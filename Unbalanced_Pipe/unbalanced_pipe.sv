==> flow/design.v <==
module adv_pipe(
	clk,
	rst_n,
    in_valid,
    in_1,
    in_2,
    in_3,
	out_valid,
	out
);
input clk,rst_n,in_valid;
input [30:0] in_1,in_2;
input [31:0] in_3;
output logic [63:0] out;
output logic out_valid;
logic valid1,valid2,valid3,valid4,valid5;
logic [30:0] in1r,in2r;
logic [31:0] m1,m2,m4,add,in3r,m2r;
logic [32:0] m3; 
logic [16:0] m3r;
logic [15:0] a,ar,arr,arrr,b,br,brr,brrr,c,cr,crr,crrr,d,dr,drr,drrr,out1,out1r,out1rr,out2,out2r,m1r;
always_ff @ (posedge clk or negedge rst_n)begin
	if(~rst_n)begin
		valid1 <= 0;
		in1r <= 0;
		in2r <= 0;
		in3r <= 0;
	end
	else begin
		valid1 <= in_valid;
		in1r <= in_1;
		in2r <= in_2;
		in3r <= in_3;
	end
end
always_comb begin
	add = in1r + in2r;
end
always_ff @ (posedge clk or negedge rst_n)begin	
	if(~rst_n)begin
		valid2 <= 0;
		a <= 0;
		b <= 0;
		c <= 0;
		d <= 0;
	end
	else begin
		a <= in3r[31:16];
		b <= in3r[15:0];
		c <= add [31:16];
		d <= add [15:0];
		valid2 <= valid1;
	end
end
always_comb begin	
	m1 = (b * d);
end
always_ff @ (posedge clk or negedge rst_n)begin
	if(~rst_n)begin
		valid3 <= 0;
		ar <= 0;
		br <= 0;
		cr <= 0;
		dr <= 0;
		m1r <= 0;
		out1 <= 0;
	end
	else begin
		out1 <= m1[15:0];
		valid3 <= valid2;
		ar <= a;
		br <= b;
		cr <= c;
		dr <= d;
		m1r <= m1[31:16];
	end
end
always_comb begin
	m2 = m1r + (cr*br);
end
always_ff @ (posedge clk or negedge rst_n)begin
	if (~rst_n)begin
		valid4 <= 0;
		arr <= 0;
		brr <= 0;
		crr <= 0;
		drr <= 0;
		m2r <= 0;
		out1r <= 0;
	end
	else begin
		arr <= ar;
		brr <= br;
		crr <= cr;
		drr <= dr;
		m2r <= m2;
		out1r <= out1;
		valid4 <= valid3;
	end
end
always_comb begin
	m3 = m2r + (arr*drr);
end
always_ff @ (posedge clk or negedge rst_n)begin
	if (~rst_n)begin
		valid5 <= 0;
		arrr <= 0;
		brrr <= 0;
		crrr <= 0;
		drrr <= 0;
		m3r <= 0;
		out2 <= 0;
		out1rr <= 0;
	end
	else begin
		arrr <= arr;
		brrr <= brr;
		crrr <= crr;
		drrr <= drr;
		m3r <= m3[32:16];
		out1rr <= out1r;
		out2 <= m3[15:0];
		valid5 <= valid4;
	end
end
always_comb begin
	m4 = (arrr * crrr) + m3r;
end
always_ff @ (posedge clk or negedge rst_n) begin
	if(~rst_n)begin
		out_valid <= 0;
		out <= 0;
	end
	else begin
		out_valid <= valid5;
		out <= {m4,out2,out1rr};
	end
end
endmodule
# Step by step through the tools: adv_pipe
# What the tools print for adv_pipe, step after step.
# Lines are those of the file above, counted from 1.
# Operators: Yosys type, input widths -> output width; for muxes data width and select width s.
setup:
  top_module: "adv_pipe"
  clock: "clk"
  cell_library: "sky130hd"
  pvt_corner: "tt_025C_1v80"

# Elaborated design
# Yosys after proc, flatten, opt, wreduce and memory -nomap, before mapping. Enables and synchronous resets that opt folds into registers are not counted as muxes. Memory bits, and registers merged into a memory's read port (data or address), are not among the register bits. Print and check cells are not counted. Equal cells are merged and count once.
bits:
  wordCells: 38
  register_bits: 501
  in_bits: 97
  out_inout_bits: 65
op_classes:
  addsub: 4
  multipliers: 4
op_table:
  columns: ["operator", "n"]
  rows:
  - ["$mul 16x16->32", 4]
  - ["$add 32x32->33", 1]
  - ["$add 16x32->32", 1]
  - ["$add 31x31->32", 1]
  - ["$add 32x17->32", 1]

# Depth
# Depth = most cells in a row (Yosys ltp): at word level without a register or memory, in the mapped netlist without a sequential cell, where the memories' decode and read muxes count.
logic_depth:
  ltp_word: 2
  ABC_AREA: 0
  ltp_mapped: 25

# Synthesis result
# The flow's flattened synthesis, as Yosys stat reports it; memories are mapped. The netlist is that of the ABC_AREA named above (0 if unset); the other value can give another one.
# Totals and module areas in this step are rounded.
by_type:
  columns: ["cell_type", "n", "type_area_um2"]
  rows:
  - ["sky130_fd_sc_hd__fa_1", 842, 1.69E+04]
  - ["sky130_fd_sc_hd__dfrtp_1", 501, 1.25E+04]
  - ["sky130_fd_sc_hd__ha_1", 451, 5.64E+03]
  - ["sky130_fd_sc_hd__inv_1", 1130, 4.24E+03]
  - ["sky130_fd_sc_hd__and2_1", 503, 3.15E+03]
  - ["sky130_fd_sc_hd__nand2_1", 588, 2.21E+03]
  - ["sky130_fd_sc_hd__xnor2_1", 97, 849.565]
  - ["sky130_fd_sc_hd__a21o_1", 88, 660.634]
  - ["sky130_fd_sc_hd__a21oi_1", 126, 630.605]
  - ["sky130_fd_sc_hd__clkbuf_1", 155, 581.808]
  - ["sky130_fd_sc_hd__xor2_1", 38, 332.819]
  - ["sky130_fd_sc_hd__nor2_1", 87, 326.563]
  - ["sky130_fd_sc_hd__o21ai_0", 61, 305.293]
  - ["sky130_fd_sc_hd__o21a_1", 22, 165.158]
  - ["sky130_fd_sc_hd__nand3_1", 32, 160.154]
  - ["sky130_fd_sc_hd__o21bai_1", 16, 120.115]
  - ["sky130_fd_sc_hd__nand4_1", 19, 118.864]
  - ["sky130_fd_sc_hd__nor2b_1", 17, 106.352]
# Not listed: further types 43, cells in them 157.
synth_totals:
  buffers: 156
  ffs: 501
  area_mm2: 0.0502
  sequential_area_mm2: 0.01254
  stdcells: 4930

# Timing after synthesis
# Source: OpenSTA report_checks on the synthesized netlist (no wires, ideal clock, input and output delay 20% of the period each), path of least setup slack; recovery checks are left aside. Register names are those of the netlist, which keeps one name where synthesis merged equal registers.
synth_timing:
  path_type: "register -> register"
  from: "reg drr[7]"
  to: "reg m3r[16]"
  path_slack_ns: 2.421
  arrival_ns: 5.739
  path_delay_ns: 5.819
  setup_time_ns: 0.080
  stages: 24
  clock_period_ns: 8.24
  path_buffers: 1
  synth_period_reached_ns: 5.819
# "path_delay_ns" is the arrival time less input delay plus setup time.
# "stages" counts driving pins, that of a launching flip-flop among them; a cell with two outputs on the path counts twice.
# "synth_period_reached_ns" = period - worst setup slack (recovery checks aside). The figure is calculated, with input and output delays left at 20% of the set period.
# The rows between start and end are the longest chain of elaborated cells between them; the timing report does not say that the signal goes this way. Where chains are equally long, one stands for them.
# A line is the first line of the expression or statement that the cell stems from. Yosys adds cells for indexed reads and writes and turns some case tables into memories.
synth_between:
  path_cell_list: "sky130_fd_sc_hd__dfrtp_1 -> sky130_fd_sc_hd__clkbuf_1 -> sky130_fd_sc_hd__nand2_1 -> sky130_fd_sc_hd__fa_1 -> sky130_fd_sc_hd__inv_1 -> sky130_fd_sc_hd__fa_1 -> sky130_fd_sc_hd__inv_1 -> sky130_fd_sc_hd__fa_1 -> sky130_fd_sc_hd__inv_1 -> sky130_fd_sc_hd__fa_1 -> sky130_fd_sc_hd__fa_1 -> sky130_fd_sc_hd__inv_1 -> sky130_fd_sc_hd__fa_1 -> sky130_fd_sc_hd__inv_1 -> sky130_fd_sc_hd__ha_1 -> sky130_fd_sc_hd__a21o_1 -> sky130_fd_sc_hd__a21oi_1 -> sky130_fd_sc_hd__nor2b_1 -> sky130_fd_sc_hd__o41ai_1 -> sky130_fd_sc_hd__o22ai_1 -> sky130_fd_sc_hd__nor4_1 -> sky130_fd_sc_hd__o21bai_1 -> sky130_fd_sc_hd__a221oi_2 -> sky130_fd_sc_hd__xnor2_1"
  elab_chain_cells: 2
synth_lines:
  columns: ["item", "line", "source"]
  rows:
  - ["start, declared", 21, "logic [15:0] a,ar,arr,arrr,b,br,brr,brrr,c,cr,crr,crrr,d,dr,drr,drrr,out1,out1r,out1rr,out2,out2r,m1r;"]
  - ["start, assigned", 87, "drr <= 0;"]
  - ["start, assigned", 95, "drr <= dr;"]
  - ["$mul 16x16->32", 102, "m3 = m2r + (arr*drr);"]
  - ["$add 32x32->33", 102, null]
  - ["end, assigned", 111, "m3r <= 0;"]
  - ["end, assigned", 120, "m3r <= m3[32:16];"]
  - ["end, declared", 20, "logic [16:0] m3r;"]

# Timing after layout
# From the final timing report of stored run 2: the path of least setup slack in the routed layout; clock arrival at registers is part of the times.
layout_timing:
  path_type: "register -> register"
  from: "reg drr[6]"
  to: "reg m3r[16]"
  setup_time_ns: 0.08
  path_buffers: 2
  clock_period_ns: 5.11
  stages: 24
  arrival_ns: 6.48
  path_slack_ns: -0.77
# The rows between start and end are the longest chain of elaborated cells between them; the timing report does not say that the signal goes this way. Where chains are equally long, one stands for them.
layout_between:
  path_cell_list: "sky130_fd_sc_hd__dfrtp_2 -> sky130_fd_sc_hd__buf_6 -> sky130_fd_sc_hd__and2_4 -> sky130_fd_sc_hd__fa_1 -> sky130_fd_sc_hd__inv_2 -> sky130_fd_sc_hd__fa_1 -> sky130_fd_sc_hd__fa_1 -> sky130_fd_sc_hd__fa_1 -> sky130_fd_sc_hd__inv_1 -> sky130_fd_sc_hd__fa_1 -> sky130_fd_sc_hd__inv_2 -> sky130_fd_sc_hd__fa_1 -> sky130_fd_sc_hd__inv_2 -> sky130_fd_sc_hd__ha_4 -> sky130_fd_sc_hd__and3_4 -> sky130_fd_sc_hd__buf_4 -> sky130_fd_sc_hd__nand2_4 -> sky130_fd_sc_hd__a21oi_4 -> sky130_fd_sc_hd__o41ai_4 -> sky130_fd_sc_hd__nor3_4 -> sky130_fd_sc_hd__nor4_2 -> sky130_fd_sc_hd__o21bai_2 -> sky130_fd_sc_hd__a221oi_2 -> sky130_fd_sc_hd__xnor2_1"
  elab_chain_cells: 2
layout_lines:
  columns: ["item", "line", "source"]
  rows:
  - ["start, declared", 21, "logic [15:0] a,ar,arr,arrr,b,br,brr,brrr,c,cr,crr,crrr,d,dr,drr,drrr,out1,out1r,out1rr,out2,out2r,m1r;"]
  - ["start, assigned", 87, "drr <= 0;"]
  - ["start, assigned", 95, "drr <= dr;"]
  - ["$mul 16x16->32", 102, "m3 = m2r + (arr*drr);"]
  - ["$add 32x32->33", 102, null]
  - ["end, assigned", 111, "m3r <= 0;"]
  - ["end, assigned", 120, "m3r <= m3[32:16];"]
  - ["end, declared", 20, "logic [16:0] m3r;"]

Wiki page: adv_pipe / flow data

Module adv_pipe, platform sky130hd: 2 stored runs of the flow (Yosys, OpenROAD) with differing settings, in no particular order. Input and output delays are each 20% of the period that was set; the output load is 0.01 pF.
"achieved_clock_period_ns" is the run's clock period less its worst setup slack. It is reckoned from that one timing run; input and output delays stay at 20% of the period that was set.
By "worst_path_time_ns" is meant the share of the clock period that the worst setup path is allowed (20% is reserved at inputs, 20% at outputs), minus its slack. Clock arrival times at its registers enter into it.
The measured numbers are rounded.

--- stored run 1 ---
==> flow/run.sh <==
#!/bin/bash
# the make line also repeats the synthesis and layout settings of config.mk as NAME=value (left out here)
make -C /OpenROAD-flow-scripts/flow DESIGN_CONFIG=/design/flow/config.mk WORK_HOME=/design/flow/orfs CLKGATE_MAP_FILE= finish
==> flow/config.mk <==
export PLATFORM = sky130hd
export DESIGN_NAME = adv_pipe
export DESIGN_NICKNAME = adv_pipe
export VERILOG_FILES = /design/flow/design.v
export SDC_FILE = /design/flow/constraint.sdc
export NUM_CORES = 4
export LEC_CHECK = 0
export CAP_MARGIN = 20
export CELL_PAD_IN_SITES_DETAIL_PLACEMENT = 1
export CORE_MARGIN = 2
export CORE_UTILIZATION = 39
export CTS_CLUSTER_DIAMETER = 29
export GPL_ROUTABILITY_DRIVEN = 1
export GPL_TIMING_DRIVEN = 1
export MAX_ROUTING_LAYER = met5
export PLACE_DENSITY = 0.82
export SLEW_MARGIN = 10
==> flow/constraint.sdc <==
create_clock -name core_clock -period 5.03 [get_ports {clk}]
set_input_delay 1.0060 -clock core_clock [delete_from_list [all_inputs] [get_ports {clk}]]
set_output_delay 1.0060 -clock core_clock [all_outputs]
set_load 0.01 [all_outputs]

==> results, as YAML <==
outcome: "incomplete, routing halted on ODB-0269"

--- stored run 2 ---
==> flow/run.sh <==
#!/bin/bash
# the make line also repeats the synthesis and layout settings of config.mk as NAME=value (left out here)
make -C /OpenROAD-flow-scripts/flow DESIGN_CONFIG=/design/flow/config.mk WORK_HOME=/design/flow/orfs CLKGATE_MAP_FILE= finish
==> flow/config.mk <==
export PLATFORM = sky130hd
export DESIGN_NAME = adv_pipe
export DESIGN_NICKNAME = adv_pipe
export VERILOG_FILES = /design/flow/design.v
export SDC_FILE = /design/flow/constraint.sdc
export NUM_CORES = 4
export LEC_CHECK = 0
export ABC_AREA = 0
export CAP_MARGIN = 20
export CORE_MARGIN = 8
export CORE_UTILIZATION = 46
export MAX_ROUTING_LAYER = met5
export MIN_ROUTING_LAYER = met2
export PLACE_DENSITY_LB_ADDON = 0.25
export SETUP_SLACK_MARGIN = -0.19
export SLEW_MARGIN = 40
==> flow/constraint.sdc <==
create_clock -name core_clock -period 5.11 [get_ports {clk}]
set_input_delay 1.0220 -clock core_clock [delete_from_list [all_inputs] [get_ports {clk}]]
set_output_delay 1.0220 -clock core_clock [all_outputs]
set_load 0.01 [all_outputs]

==> results, as YAML <==
results:
  finish.utilization_pct: 57.4
  design_die_area_mm2: 0.12
  achieved_clock_period_ns: 5.879
  final_cell_area_mm2: 0.06228
  yosys.chip_area_mm2: 0.0502
  fin_tns_ns: -29.72
  final_hold_ws_ns: 0.335
  ws_setup_ns: -0.769
  worst_path_time_ns: 5.88
  worst_setup_path_type: "register -> register"
