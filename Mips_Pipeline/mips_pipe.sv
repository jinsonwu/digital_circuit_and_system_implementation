==> flow/design.v <==
module mips_pipe(
  clk,
  rst_n,
  in_valid,
  instruction,
  output_reg,
  out_valid,
  intruction_fail,
  out_1,
  out_2,
  out_3
);
input clk,rst_n,in_valid;
input [31:0]instruction; 
input [14:0]output_reg; 
logic [31:0] instruction_f,instruction_ff;
logic fail_1,fail_2,fail_3,out_valid1,out_valid2,out_valid3;
logic [14:0] reg1,reg2,reg3;
logic [4:0] rs,rt;
logic [31:0] rs_ad,rt_ad,rt_op,rs_op,a1,a2,a3,a4,a5,a6,out_1c,out_2c,out_3c,op;
logic fail_11,fail_22,fail_33;
output logic out_valid,intruction_fail;
output logic [31:0] out_1,out_2,out_3;
always @(posedge clk or negedge rst_n)begin
  if(~rst_n)begin
    instruction_f <= 0;
    fail_1 <= 0;
    out_valid1 <= 0;
    reg1<= 0;
  end
  else begin
    instruction_f <= instruction;
    fail_1 <= 0;
    out_valid1 <= in_valid;
    reg1 <= output_reg;
  end
end
always@(*) begin
  rs = instruction_f [25:21];
  rt = instruction_f [20:16];
  fail_11 = fail_1; 
  case (rs)
    5'b10001:rs_ad=a1;
    5'b10010:rs_ad=a2;
    5'b01000:rs_ad=a3;
    5'b10111:rs_ad=a4;
    5'b11111:rs_ad=a5;
    5'b10000:rs_ad=a6;
      default:begin
      rs_ad = 0;  
      fail_11 = 1;
      end
  endcase
  case (rt)
    5'b10001:rt_ad=a1;
    5'b10010:rt_ad=a2;
    5'b01000:rt_ad=a3;
    5'b10111:rt_ad=a4;
    5'b11111:rt_ad=a5;
    5'b10000:rt_ad=a6;
      default:begin
      rt_ad = 0;
      fail_11 = 1;
      end
  endcase
end
always @(posedge clk or negedge rst_n)begin
  if(~rst_n)begin
    reg2 <= 0;
    out_valid2 <= 0;
    fail_2 <= 0;
    rs_op <= 0;
    rt_op <= 0;
    instruction_ff <= 0;
  end
  else begin
    reg2 <= reg1;
    out_valid2 <= out_valid1;
    fail_2 <= fail_11;
    rs_op <= rs_ad;
    rt_op <= rt_ad;
    instruction_ff <= instruction_f;
  end
end
always@(*) begin
  if (~fail_2)begin
    fail_22 = fail_2;
    if (instruction_ff[31:26]==6'b000000)begin
      case(instruction_ff[5:0])
        6'b100000:op=rs_op + rt_op;
        6'b100100:op=rs_op & rt_op;
        6'b100101:op=rs_op | rt_op;
        6'b100111:op=~(rs_op|rt_op);
        6'b000000:op=rt_op << instruction_ff[10:6];
        6'b000010:op=rt_op >> instruction_ff[10:6];
          default:begin
            op=0;
            fail_22=1;
          end
      endcase
    end
    else if (instruction_ff[31:26]==6'b001000) op = rs_op + instruction_ff[15:0];
    else begin
      op = 0;
      fail_22 = 1;
    end
  end
  else begin
    op = 0;
    fail_22 = 1;
  end  
end
always @(posedge clk or negedge rst_n)begin
  if (~rst_n)begin
    reg3 <= 0;
    out_valid3 <= 0;
    fail_3 <= 0;
    a1 <= 0;
    a2 <= 0;
    a3 <= 0;
    a4 <= 0;
    a5 <= 0;
    a6 <= 0;
  end
  else begin
    reg3 <= reg2;
    out_valid3 <= out_valid2;
    if (~fail_22)begin
      fail_3 <= fail_22;
      if (instruction_ff [31:26] == 6'b000000)begin
        case(instruction_ff[15:11])
          5'b10001:a1<=op;
          5'b10010:a2<=op;
          5'b01000:a3<=op;
          5'b10111:a4<=op;
          5'b11111:a5<=op;
          5'b10000:a6<=op;
            default:begin
              a1 <= a1;
              a2 <= a2;
              a3 <= a3;
              a4 <= a4;
              a5 <= a5;
              a6 <= a6;
              fail_3 <= 1;
            end
        endcase
      end
       else begin
         case(instruction_ff[20:16])
          5'b10001:a1<=op;
          5'b10010:a2<=op;
          5'b01000:a3<=op;
          5'b10111:a4<=op;
          5'b11111:a5<=op;
          5'b10000:a6<=op;
            default:begin
              a1 <= a1;
              a2 <= a2;
              a3 <= a3;
              a4 <= a4;
              a5 <= a5;
              a6 <= a6;
              fail_3 <= 1;
            end
        endcase
       end 
    end  
    else begin
      fail_3 <= 1;
    end
  end
end
always @ (*) begin
  fail_33 = fail_3;
  case (reg3[14:10])
    5'b10001:out_3c=a1;
    5'b10010:out_3c=a2;
    5'b01000:out_3c=a3;
    5'b10111:out_3c=a4;
    5'b11111:out_3c=a5;
    5'b10000:out_3c=a6;
      default:begin
        out_3c = 0;
        fail_33 = 1;
      end
  endcase
  case (reg3[9:5])
    5'b10001:out_2c=a1;
    5'b10010:out_2c=a2;
    5'b01000:out_2c=a3;
    5'b10111:out_2c=a4;
    5'b11111:out_2c=a5;
    5'b10000:out_2c=a6;
      default:begin
        out_2c = 0;
        fail_33 = 1;
      end
  endcase
  case (reg3[4:0])
    5'b10001:out_1c=a1;
    5'b10010:out_1c=a2;
    5'b01000:out_1c=a3;
    5'b10111:out_1c=a4;
    5'b11111:out_1c=a5;
    5'b10000:out_1c=a6;
      default:begin
        out_1c = 0;
        fail_33 = 1;
      end
  endcase
end
always @(posedge clk or negedge rst_n)begin
  if (~rst_n)begin
    out_valid <= 0;
    intruction_fail <= 0;
    out_1 <= 0;
    out_2 <= 0;
    out_3 <= 0;
  end
  else if (fail_33)begin
    out_valid <= out_valid3;
    intruction_fail <= 1;
    out_1 <= 0;
    out_2 <= 0;
    out_3 <= 0;
  end
  else begin
    out_valid <= out_valid3;
    intruction_fail <= 0;
    out_1 <= out_1c;
    out_2 <= out_2c;
    out_3 <= out_3c;
  end
end
endmodule
* From RTL to reports: mips_pipe
What the tools print for mips_pipe, step after step.
Line numbers count from 1 in the design file above.
A cell with n/a has no value.
- Top module :: mips_pipe
- Clock :: clk
- Cell library :: sky130hd
- Library corner :: tt_025C_1v80

* Word-level counts
Yosys after proc, flatten, opt, wreduce and memory -nomap, before mapping. Memory bits, and registers merged into a memory's read port (data or address), are not among the register bits. Print and check cells are not counted. Equal cells are merged and count once.
- Input port bits :: 50
- Bits in registers :: 468
- Cells after elaboration :: 151
- Output and inout bits :: 98
- Eq/ne operators :: 54
- Reduce/logical cells :: 22
- Shifts and indexed selects :: 2
- $add $sub $neg :: 2
- Mux-type cells :: 44
- Bitwise gates (word level) :: 4
** Operators by type and width (number)
- 32-bit parallel mux with 6-bit select :: 6
- 32-bit 2-to-1 mux :: 24
- 5-bit == test (second input constant) :: 35
- 6-bit OR reduction :: 8
- 5-bit by 4-bit == test with 1-bit output (second input constant) :: 7
- 32-bit by 16-bit adder with 32-bit output :: 1
- 32-bit adder :: 1
- 32-bit AND :: 1
- 32-bit OR :: 1
- 32-bit by 5-bit << shifter with 32-bit output :: 1
- 32-bit by 5-bit right shift with 32-bit output :: 1
- 32-bit NOT :: 1
- 6-bit == test (second input constant) :: 4
- 3-bit AND reduction :: 6
- 1-bit 2-to-1 mux :: 14
- 2-bit by 1-bit != test with 1-bit output (second input constant) :: 6
- 2-bit nonzero test :: 6
- 6-bit zero test :: 2
- 6-bit by 2-bit == test with 1-bit output (second input constant) :: 1
- 6-bit by 4-bit == test with 1-bit output (second input constant) :: 1
- 1-bit NOT :: 1

* Longest topological paths
Depth = most cells in a row (Yosys ltp): at word level without a register or memory, in the mapped netlist without a sequential cell, where the memories' decode and read muxes count.
- Depth after elaboration :: 7
- ABC_AREA :: 0
- Mapped depth :: 13
- Gate-level depth less buffers :: 11

* Netlist
Yosys stat after the flow's synthesis: flattened, memories mapped to cells. It holds for the ABC_AREA given above (unset counts as 0); a run with the other value may have another netlist.
- Cell count :: 2892
- Flip-flops :: 463
- Sequential part of the area :: 0.0115861 mm²
- Buffers :: 225
- Synthesis area :: 0.0286312 mm²
** Cells by type
- sky130_fd_sc_hd__dfrtp_1 :: number 463, total area 1.16E+04 µm²
- sky130_fd_sc_hd__a22oi_1 :: number 229, total area 1.72E+03 µm²
- sky130_fd_sc_hd__mux2i_1 :: number 163, total area 1.63E+03 µm²
- sky130_fd_sc_hd__mux2_2 :: number 98, total area 1.1E+03 µm²
- sky130_fd_sc_hd__ha_1 :: number 80, total area 1000.96 µm²
- sky130_fd_sc_hd__a21oi_1 :: number 186, total area 930.893 µm²
- sky130_fd_sc_hd__mux4_2 :: number 38, total area 855.821 µm²
- sky130_fd_sc_hd__nand2_1 :: number 226, total area 848.314 µm²
- sky130_fd_sc_hd__o21ai_0 :: number 159, total area 795.763 µm²
- sky130_fd_sc_hd__nor2_1 :: number 163, total area 611.837 µm²
- sky130_fd_sc_hd__a222oi_1 :: number 61, total area 610.586 µm²
- sky130_fd_sc_hd__clkbuf_1 :: number 155, total area 581.808 µm²
- sky130_fd_sc_hd__a31oi_1 :: number 71, total area 444.176 µm²
- sky130_fd_sc_hd__a221o_1 :: number 43, total area 430.413 µm²
- sky130_fd_sc_hd__xnor2_1 :: number 49, total area 429.162 µm²
- sky130_fd_sc_hd__mux4_1 :: number 16, total area 420.403 µm²
- sky130_fd_sc_hd__inv_1 :: number 84, total area 315.302 µm²
- sky130_fd_sc_hd__nand3_1 :: number 62, total area 310.298 µm²
Other cell types: 75; their cells: 546.

* Timing after synthesis
OpenSTA on the mapped netlist: ideal clock, no wires. The path of least setup slack (recovery checks aside). Input and output delay are each 20% of the period. Register names are those of the netlist, which keeps one name where synthesis merged equal registers.
- Path kind :: register to register
- Start :: register rt_op[0]
- End :: register a1[26]
- Path delay :: 2.777 ns
- Launch time at the first pin :: 0.000 ns
- Setup slack :: 0.634 ns
- Stages :: 12
- Library setup time :: 0.135 ns
- Buffers on the path :: 0
- Clock period :: 3.41 ns
- Data required time :: 3.275 ns
- Data arrival time :: 2.642 ns
- Period reached after synthesis :: 2.776 ns
"path delay" is the arrival time less input delay plus setup time.
"stages": output pins that drive a net of the path, with the launching flip-flop's if there is one; two outputs of one cell count as two.
"period reached after synthesis" = period - worst setup slack (recovery checks aside). The figure is calculated, with input and output delays left at 20% of the set period.
At most two assigning lines are given for a register; there are more.
- Cells stage by stage :: sky130_fd_sc_hd__dfrtp_1 > sky130_fd_sc_hd__ha_1 > sky130_fd_sc_hd__inv_1 > sky130_fd_sc_hd__fa_1 > sky130_fd_sc_hd__nor2b_1 > sky130_fd_sc_hd__o2111ai_1 > sky130_fd_sc_hd__a211oi_1 > sky130_fd_sc_hd__o211ai_1 > sky130_fd_sc_hd__o21ba_2 > sky130_fd_sc_hd__a32o_1 > sky130_fd_sc_hd__o21ai_1 > sky130_fd_sc_hd__o21ai_0
** Ends and longest elaborated chain, post-synthesis
- start, declared :: line 20 : logic [31:0] rs_ad,rt_ad,rt_op,rs_op,a1,a2,a3,a4,a5,a6,out_1c,out_2c,out_3c,op;
- start, assigned :: line 73 : rt_op <= 0;
- start, assigned :: line 81 : rt_op <= rt_ad;
- end, assigned :: line 132 : 5'b10001:a1<=op;
- end, assigned :: line 139 : a1 <= a1;
- end, declared :: line 20
No chain of elaborated cells between the ends is given.

* Timing after layout
Path of least setup slack in the final report of run A (OpenROAD, finished layout, wires in). Where an end is a register, its clock arrival counts in the times.
- Path kind :: register to register
- Start :: register instruction_ff[6]
- End :: register a2[12]
- Setup slack :: -1.09 ns
- Data arrival time :: 3.55 ns
- Launch time at the first pin :: 0.59 ns
- Data required time :: 2.46 ns
- Stages :: 12
- Buffers on the path :: 3
- Clock period :: 1.95 ns
- Library setup time :: 0.09 ns
The rows between start and end are the longest chain of elaborated cells between them; the timing report does not say that the signal goes this way. Where chains are equally long, one stands for them.
Each line given opens the expression or statement behind the cell; cells for indexed reads and writes are added by Yosys, which also makes memories of some case tables.
At most two assigning lines are given for a register; there are more.
- Cells stage by stage :: sky130_fd_sc_hd__dfrtp_4 > sky130_fd_sc_hd__buf_12 > sky130_fd_sc_hd__buf_4 > sky130_fd_sc_hd__mux4_2 > sky130_fd_sc_hd__nor2_1 > sky130_fd_sc_hd__nor2_2 > sky130_fd_sc_hd__a22oi_2 > sky130_fd_sc_hd__o211ai_1 > sky130_fd_sc_hd__a31oi_2 > sky130_fd_sc_hd__buf_4 > sky130_fd_sc_hd__nor3_2 > sky130_fd_sc_hd__mux2_2
- Length of the longest elaborated chain :: 6
- Elaborated cells between the ends (all ways) :: 10
- RTL lines with such cells :: 9
- Those cells by class :: 1 x add/sub; 2 x shift; 7 x mux
** Ends and longest elaborated chain, after layout
- start, declared :: line 16 : logic [31:0] instruction_f,instruction_ff;
- start, assigned :: line 74 : instruction_ff <= 0;
- start, assigned :: line 82 : instruction_ff <= instruction_f;
- 32-bit by 16-bit adder with 32-bit output :: line 102 : else if (instruction_ff[31:26]==6'b001000) op = rs_op + instruction_ff[15:0];
- 32-bit 2-to-1 mux :: line 102
- 32-bit 2-to-1 mux :: line 88 : if (instruction_ff[31:26]==6'b000000)begin
- 32-bit 2-to-1 mux :: line 86 : if (~fail_2)begin
- 32-bit 2-to-1 mux :: line 150 : case(instruction_ff[20:16])
- 32-bit 2-to-1 mux :: line 130 : if (instruction_ff [31:26] == 6'b000000)begin
- end, assigned :: line 133 : 5'b10010:a2<=op;
- end, assigned :: line 140 : a2 <= a2;
- end, declared :: line 20 : logic [31:0] rs_ad,rt_ad,rt_op,rs_op,a1,a2,a3,a4,a5,a6,out_1c,out_2c,out_3c,op;

Data sheet: physical implementation of mips_pipe

Design mips_pipe on sky130hd. What follows are 2 stored runs of the flow, each under its own settings; their order means nothing. The constraints put input and output delay at 20% of the set period each and load the outputs with 0.01 pF.
By "period reached" is meant the clock period of the run minus its worst setup slack. This is arithmetic on one report: input and output delays are still those of the set period (20% each).
"time used up by the worst setup path" is the time allowed to the run's worst setup path (the clock period less input and output delay, where it has them) less its slack. Clock arrival times count: a late capture clock shortens it, a late launch clock lengthens it.
"total power after layout" is the tool's figure for a default switching activity; nothing was simulated.

** Run A
- Settings :: period_ns=1.95; CORE_UTILIZATION=24; SETUP_SLACK_MARGIN=-0.04; PLACE_DENSITY=0.56; HOLD_SLACK_MARGIN=-0.08; CELL_PAD_IN_SITES_DETAIL_PLACEMENT=1; TNS_END_PERCENT=5; GPL_ROUTABILITY_DRIVEN=1; CTS_CLUSTER_SIZE=51; CTS_CLUSTER_DIAMETER=184; MAX_ROUTING_LAYER=met4; CAP_MARGIN=20; CORE_MARGIN=2; SLEW_MARGIN=20
- Area of the synthesized netlist :: 0.0286312 mm²
- Die outline area :: 0.122077 mm²
- Standard-cell area after layout :: 0.0401685 mm²
- Post-route utilization :: 34.0 %
- Worst slack on setup checks :: -1.091 ns
- Setup TNS :: -191.003 ns
- Worst hold slack in the final report :: 0.187 ns
- Total power after layout :: 16368 uW
- Period reached :: 3.040 ns
- Time used up by the worst setup path :: 3.04 ns
- Type of the worst setup path :: register to register

** Run B
- Settings :: period_ns=5.38; CORE_UTILIZATION=60; SETUP_SLACK_MARGIN=-0.31; HOLD_SLACK_MARGIN=0.09; CORE_ASPECT_RATIO=1.36; CELL_PAD_IN_SITES_GLOBAL_PLACEMENT=0; CELL_PAD_IN_SITES_DETAIL_PLACEMENT=2; TNS_END_PERCENT=70; CTS_CLUSTER_DIAMETER=50; CAP_MARGIN=20; MIN_ROUTING_LAYER=met2; MAX_ROUTING_LAYER=met5; CORE_MARGIN=2; SLEW_MARGIN=20
- Outcome :: unfinished; error DPL-0033 in placement
