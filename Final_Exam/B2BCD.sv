==> flow/design.v <==
module B2BCD(
  clk,
  rst_n,
  in_valid,
  in_data,
  out_valid,
  seg_100,
  seg_10,
  seg_1
);
input clk,rst_n,in_valid;
input  [3:0]in_data;
output logic [6:0] seg_100,seg_10,seg_1;
output logic out_valid;
logic [3:0] a,ar,b,br,c,cr,d,dr;
logic [2:0] next,state,cnt;
logic [3:0] a_1,b_1,c_1,d_1,b_2,c_2;
logic [3:0] a_3,b_3,c_3,d_3,b_4,c_4;
logic [3:0] out_a,out_b,out_c,out_d;
logic [2:0] com;
logic [6:0] mul_1,mul_1r,mul_2,mul_2r;
logic [7:0] num;
logic [3:0] units,tens,hundred;
logic [19:0] numr_shift;
parameter   idle = 3'b000,
            sort = 3'b001,
            mul = 3'b010,
            store = 3'b011,
            shift = 3'b100,
            add = 3'b101,
            out = 3'b110;
parameter   num_0 = 7'b1111110,
            num_1 = 7'b0110000,
            num_2 = 7'b1101101,
            num_3 = 7'b1111001,
            num_4 = 7'b0110011,
            num_5 = 7'b1011011,
            num_6 = 7'b1011111,
            num_7 = 7'b1110000,
            num_8 = 7'b1111111,
            num_9 = 7'b1111011;
always_comb begin
  next ='bx;
  case (state)
    idle : next = sort;
    sort : begin
            if(com == 6)
              next = mul;
            else
              next = sort;
          end
    mul : next = store;
    store : next = shift;
    shift : begin
              if(cnt == 7)
                next = out;
              else 
                next = add;
            end
    add : next = shift;
    out : next = idle;
    default : next = idle;
  endcase  
end
always_ff @ (posedge clk or negedge rst_n)begin
  if(!rst_n)begin
    ar <= 0;
    br <= 0;
    cr <= 0;
    dr <= 0;
    a <= 0;
    b <= 0;
    c <= 0;
    d <= 0;
    cnt <= 0;
    mul_1r <= 0;
    mul_2r <= 0;
    numr_shift <= 0;
    hundred <= 0;
    tens <= 0;
    units <= 0;
    com <= 0;
    seg_100 <= 0;
    seg_10 <= 0;
    seg_1 <= 0;
    state <= idle;
    out_valid <= 0;
  end
  else begin
    state <= next;
    case(state)
      idle : begin
                seg_100 <= 0;
                seg_10 <= 0;
                seg_1 <= 0;
                out_valid <= 0;
                numr_shift <= 0;
                com <= 0;
            end
      sort : begin
              if(in_valid)begin
                a <= in_data;
                b <= a;
                c <= b;
                d <= c;
              end
              else begin
				ar <= a_1;
				br <= b_2;
				cr <= c_2;
				dr <= d_1;
				out_a <= a_3;
				out_b <= b_4;
				out_c <= c_4;
				out_d <= d_3;
              end
			  com <= com + 1;
            end
      mul : begin
              mul_1r <= mul_1;
              mul_2r <= mul_2;
            end
      store : numr_shift[7:0] <= num;
      shift : begin
                numr_shift <= numr_shift << 1;
                if (cnt == 7)
                  cnt <= 0;
                else 
                  cnt <= cnt + 1;
              end
      add : begin
              if(numr_shift[11:8] > 4 && numr_shift[15:12] > 4)
                numr_shift[19:8] <= numr_shift[19:8] + 51;
              else if (numr_shift[11:8] > 4)
                numr_shift[19:8] <= numr_shift[19:8] + 3;
              else if (numr_shift[15:12] >4) 
                numr_shift[19:12] <= numr_shift[19:12] + 3;
              else
                numr_shift <= numr_shift;
            end
      out : begin
              out_valid <= 1;
              case(numr_shift[19:16])
                0 : seg_100 <= num_0;
                1 : seg_100 <= num_1;
                2 : seg_100 <= num_2;
                3 : seg_100 <= num_3;
                4 : seg_100 <= num_4;
                5 : seg_100 <= num_5;
                6 : seg_100 <= num_6;
                7 : seg_100 <= num_7;
                8 : seg_100 <= num_8;
                9 : seg_100 <= num_9;
              endcase
              case(numr_shift[15:12])
                0 : seg_10 <= num_0;
                1 : seg_10 <= num_1;
                2 : seg_10 <= num_2;
                3 : seg_10 <= num_3;
                4 : seg_10 <= num_4;
                5 : seg_10 <= num_5;
                6 : seg_10 <= num_6;
                7 : seg_10 <= num_7;
                8 : seg_10 <= num_8;
                9 : seg_10 <= num_9;
              endcase
              case(numr_shift[11:8])
                0 : seg_1 <= num_0;
                1 : seg_1 <= num_1;
                2 : seg_1 <= num_2;
                3 : seg_1 <= num_3;
                4 : seg_1 <= num_4;
                5 : seg_1 <= num_5;
                6 : seg_1 <= num_6;
                7 : seg_1 <= num_7;
                8 : seg_1 <= num_8;
                9 : seg_1 <= num_9;
              endcase
            end
    endcase 
  end
end
always_comb begin
	if(a > b)begin
		a_1 = a;
		b_1 = b;
	end
	else begin
		a_1 = b;
		b_1 = a;
	end
end
always_comb begin
	if(c > d)begin
		c_1 = c;
		d_1 = d;
	end
	else begin
		c_1 = d;
		d_1 = c;
	end
end
always_comb begin
	if(b_1 > c_1)begin
		b_2 = b_1;
		c_2 = c_1;
	end
	else begin
		b_2 = c_1;
		c_2 = b_1;
	end
end
always_comb begin
	if(ar > br)begin
		a_3 = ar;
		b_3 = br;
	end
	else begin
		a_3 = br;
		b_3 = ar;
	end
end
always_comb begin
	if(cr > dr)begin
		c_3 = cr;
		d_3 = dr;
	end
	else begin
		c_3 = dr;
		d_3 = cr;
	end
end
always_comb begin
	if(b_3 > c_3) begin
		b_4 = b_3;
		c_4 = c_3;
	end
	else begin
		b_4 = c_3;
		c_4 = b_3;
	end
end
always_comb begin
  mul_1 = out_a + out_c*10;
  mul_2 = out_b + out_d*10;
end
always_comb begin
  num = mul_1r * mul_2r;
end
endmodule
**Step by step through the tools: B2BCD**

Tool output for the design above, in the order of the flow.
Lines are those of the file above, counted from 1.
Library cell names are shortened.
Not given: n/a

- Top module: B2BCD
- Clock: clk
- Standard-cell library: sky130hd
- Library corner: tt_025C_1v80

**After elaboration**

Source: Yosys, flattened and elaborated, memories not mapped. Widths are those after wreduce. Registers that Yosys merges into a memory's read port (data or address) are not register bits. Print and check cells do not count. Equal cells are merged and count once.

- Register bits: 113
- Output and inout bits: 22
- Elaborated cells: 133

- $add $sub $neg: 7
- Multiply operators: 3
- Order comparisons: 8
- Eq/ne operators: 40
- Mux-type cells: 32
- Bitwise gates (word level): 1
- Reduce/logical cells: 18

Operator list:

| cell | count |
|---|---|
| parallel mux 7 bit (select 10 bit) | 3 |
| multiplier 7 x 7 -> 8 bit | 1 |
| 2-to-1 mux 4 bit | 14 |
| equality test 4 x 3 -> 1 bit (second input constant) | 12 |
| parallel mux 8 bit (select 3 bit) | 2 |
| parallel mux 7 bit (select 2 bit) | 3 |
| multiplier 4 x 3 -> 6 bit (second input constant) | 2 |
| != test 11 bit (second input constant) | 3 |
| equality test 4 x 2 -> 1 bit (second input constant) | 6 |
| greater-than comparator 4 bit | 6 |
| equality test 4 bit (second input constant) | 6 |
| 2-to-1 mux 8 bit | 3 |
| equality test 3 bit (second input constant) | 5 |
| parallel mux 3 bit (select 5 bit) | 1 |
| AND reduction 2 bit | 7 |
| adder 4 x 7 -> 7 bit | 2 |
| adder 12 x 2 -> 12 bit (second input constant) | 1 |
| adder 12 x 6 -> 12 bit (second input constant) | 1 |
| equality test 4 x 1 -> 1 bit (second input constant) | 3 |
| logical NOT 4 bit | 3 |
| parallel mux 4 bit (select 3 bit) | 1 |
| greater-than comparator 4 x 3 -> 1 bit (second input constant) | 2 |
| adder 8 x 2 -> 8 bit (second input constant) | 1 |
| adder 3 x 1 -> 3 bit (second input constant) | 2 |
| equality test 3 x 2 -> 1 bit (second input constant) | 2 |
| nonzero test 3 bit | 2 |
| parallel mux 3 bit (select 2 bit) | 1 |
| nonzero test 2 bit | 2 |

Other operator kinds: 11; their cells: 12.

**Logic depth**

Depth = most cells in a row (Yosys ltp): at word level without a register or memory, in the mapped netlist without a sequential cell, where the memories' decode and read muxes count.

- Depth in word-level cells: 5
- ABC_AREA: 1
- Depth in mapped cells: 20
- Depth with buffers taken out: 19

**Mapped cells and area**

Source: synth_stat.txt of the flow (Yosys; design flattened, memories mapped). It holds for the ABC_AREA given above (unset counts as 0); a run with the other value may have another netlist.

Cells by type:

| cell | count | area in all (um^2) |
|---|---|---|
| dfrtp_1 | 100 | 2502.4 |
| nand2_1 | 300 | 1126.08 |
| ha_1 | 62 | 775.744 |
| edfxtp_1 | 16 | 480.461 |
| inv_1 | 121 | 454.186 |
| nand3_1 | 73 | 365.35 |
| fa_1 | 16 | 320.307 |
| o21ai_0 | 56 | 280.269 |
| a21oi_1 | 49 | 245.235 |
| nor2_1 | 59 | 221.462 |
| o21ai_1 | 33 | 165.158 |
| a21oi_2 | 10 | 87.584 |
| nand2_2 | 13 | 81.328 |
| nand4_1 | 10 | 62.56 |
| xor2_1 | 7 | 61.309 |
| a22oi_1 | 8 | 60.058 |
| inv_2 | 15 | 56.304 |
| buf_2 | 10 | 50.048 |

Not listed: further types 31, cells in them 68.

- Standard cells after synthesis: 1026
- Chip area (Yosys): 0.0079576 mm^2
- Flip-flops: 117
- Buffer cells: 23

**Worst setup path after synthesis**

Source: OpenSTA report_checks on the synthesized netlist (no wires, ideal clock, input and output delay 20% of the period each), path of least setup slack; recovery checks are left aside. Register names are those of the netlist, which keeps one name where synthesis merged equal registers.

- Kind: register to register
- Start: register mul_1r[0]
- End: register numr_shift[7]
- Period: 3.47 ns
- Setup time: 0.117 ns
- Time at the first pin: 0.000 ns
- Arrival: 3.450 ns
- Required time: 3.353 ns
- Setup slack: -0.097 ns
- Path delay: 3.567 ns
- Driving pins on the path: 18
- Synthesis period reached: 3.567 ns

"path delay" = arrival - input delay + setup time.
"driving pins on the path" counts driving pins, that of a launching flip-flop among them; a cell with two outputs on the path counts twice.
"synthesis period reached" is the clock period less the worst setup slack; recovery checks do not enter. This is arithmetic on one report: input and output delays are still those of the set period (20% each).
Between the ends stands the longest chain of elaborated cells between them, by number of cells; it is not shown to be the way that was timed. Of several equally long chains one is given.
Each line given opens the expression or statement behind the cell; cells for indexed reads and writes are added by Yosys, which also makes memories of some case tables.
A register here has more assigning lines than the two given.

- Path through: dfrtp_1 -> nand2_1 -> fa_1 -> inv_1 -> fa_1 -> fa_1 -> fa_1 -> ha_1 -> nand2_1 -> inv_1 -> nand3_1 -> nand3_1 -> inv_1 -> nand2_1 -> nand2_1 -> nand2_1 -> nand3_1 -> nand2_1
- Length of the longest elaborated chain: 2

RTL lines, path after synthesis:

| what | RTL line | RTL |
|---|---|---|
| from (decl) | 21 | `logic [6:0] mul_1,mul_1r,mul_2,mul_2r;` |
| from (assign) | 76 | `mul_1r <= 0;` |
| from (assign) | 120 | `mul_1r <= mul_1;` |
| multiplier 7 x 7 -> 8 bit | 248 | `num = mul_1r * mul_2r;` |
| parallel mux 8 bit (select 3 bit) | 91 | `case(state)` |
| to (assign) | 123 | `store : numr_shift[7:0] <= num;` |
| to (assign) | 125 | `numr_shift <= numr_shift << 1;` |
| to (decl) | 24 | `logic [19:0] numr_shift;` |

**Timing after layout**

Path of least setup slack in the final report of stored run 1 (OpenROAD, finished layout, wires in). Where an end is a register, its clock arrival counts in the times.

- Kind: register to register
- Start: register mul_1r[3]
- End: register numr_shift[7]
- Period: 2.88 ns
- Setup time: 0.11 ns
- Time at the first pin: 0.43 ns
- Arrival: 3.98 ns
- Required time: 3.20 ns
- Setup slack: -0.78 ns
- Driving pins on the path: 17

Between the ends stands the longest chain of elaborated cells between them, by number of cells; it is not shown to be the way that was timed. Of several equally long chains one is given.
A register here has more assigning lines than the two given.

- Path through: dfrtp_2 -> nand2_1 -> fa_1 -> inv_2 -> fa_1 -> fa_1 -> fa_2 -> ha_4 -> nand2_2 -> inv_2 -> nand3_2 -> nand3_4 -> nand3_2 -> nand2_1 -> nand2_1 -> nand3_2 -> nand2_1
- Length of the longest elaborated chain: 2

RTL lines, path post-layout:

| what | RTL line | RTL |
|---|---|---|
| from (decl) | 21 | `logic [6:0] mul_1,mul_1r,mul_2,mul_2r;` |
| from (assign) | 76 | `mul_1r <= 0;` |
| from (assign) | 120 | `mul_1r <= mul_1;` |
| multiplier 7 x 7 -> 8 bit | 248 | `num = mul_1r * mul_2r;` |
| parallel mux 8 bit (select 3 bit) | 91 | `case(state)` |
| to (assign) | 123 | `store : numr_shift[7:0] <= num;` |
| to (assign) | 125 | `numr_shift <= numr_shift << 1;` |
| to (decl) | 24 | `logic [19:0] numr_shift;` |

==> runs of B2BCD <==
Design B2BCD on sky130hd. What follows are 2 stored runs of the flow, each under its own settings; their order means nothing. The constraints put input and output delay at 20% of the set period each and load the outputs with 0.01 pF.
"period reached" means the clock period less the worst setup slack. The figure is calculated, with input and output delays left at 20% of the set period.
"critical setup path time" = time allowed to the worst setup path (clock period - input delay - output delay, where it has them) - its slack; a late launch clock adds to it, a late capture clock takes from it.
"power consumption" is the tool's figure for a default switching activity; nothing was simulated.

### Stored run 1

Settings: `period_ns=2.88`, `CORE_UTILIZATION=24`, `PLACE_DENSITY_LB_ADDON=0.08`, `CORE_ASPECT_RATIO=1.9`, `ABC_AREA=1`, `GPL_TIMING_DRIVEN=0`, `CTS_CLUSTER_DIAMETER=210`, `MIN_ROUTING_LAYER=met1`, `CAP_MARGIN=20`, `CORE_MARGIN=2`, `SLEW_MARGIN=20`

- Std-cell area (final layout): 0.009922 mm^2
- Post-route utilization: 30.1 %
- Area inside the die boundary: 0.0347048 mm^2
- Power consumption: 3797 uW
- Worst setup slack after layout: -0.781 ns
- Total negative slack on setup checks: -1.980 ns
- Period reached: 3.661 ns
- Critical setup path time: 3.66 ns
- Worst setup path kind: register to register
- Post-synthesis cell area: 0.0079576 mm^2

### Stored run 2

Settings: `period_ns=7.67`, `CORE_UTILIZATION=30`, `PLACE_DENSITY=0.89`, `CELL_PAD_IN_SITES_GLOBAL_PLACEMENT=2`, `TNS_END_PERCENT=70`, `ABC_AREA=1`, `MIN_ROUTING_LAYER=met1`, `CAP_MARGIN=20`, `CORE_MARGIN=2`, `SLEW_MARGIN=20`

- Std-cell area (final layout): 0.009155 mm^2
- Post-route utilization: 35.1 %
- Area inside the die boundary: 0.0278439 mm^2
- Power consumption: 1497 uW
- Worst setup slack after layout: 3.869 ns
- Total negative slack on setup checks: 0.000 ns
- Period reached: 3.801 ns
- Critical setup path time: 3.80 ns
- Worst setup path kind: register to register
- Post-synthesis cell area: 0.0079576 mm^2
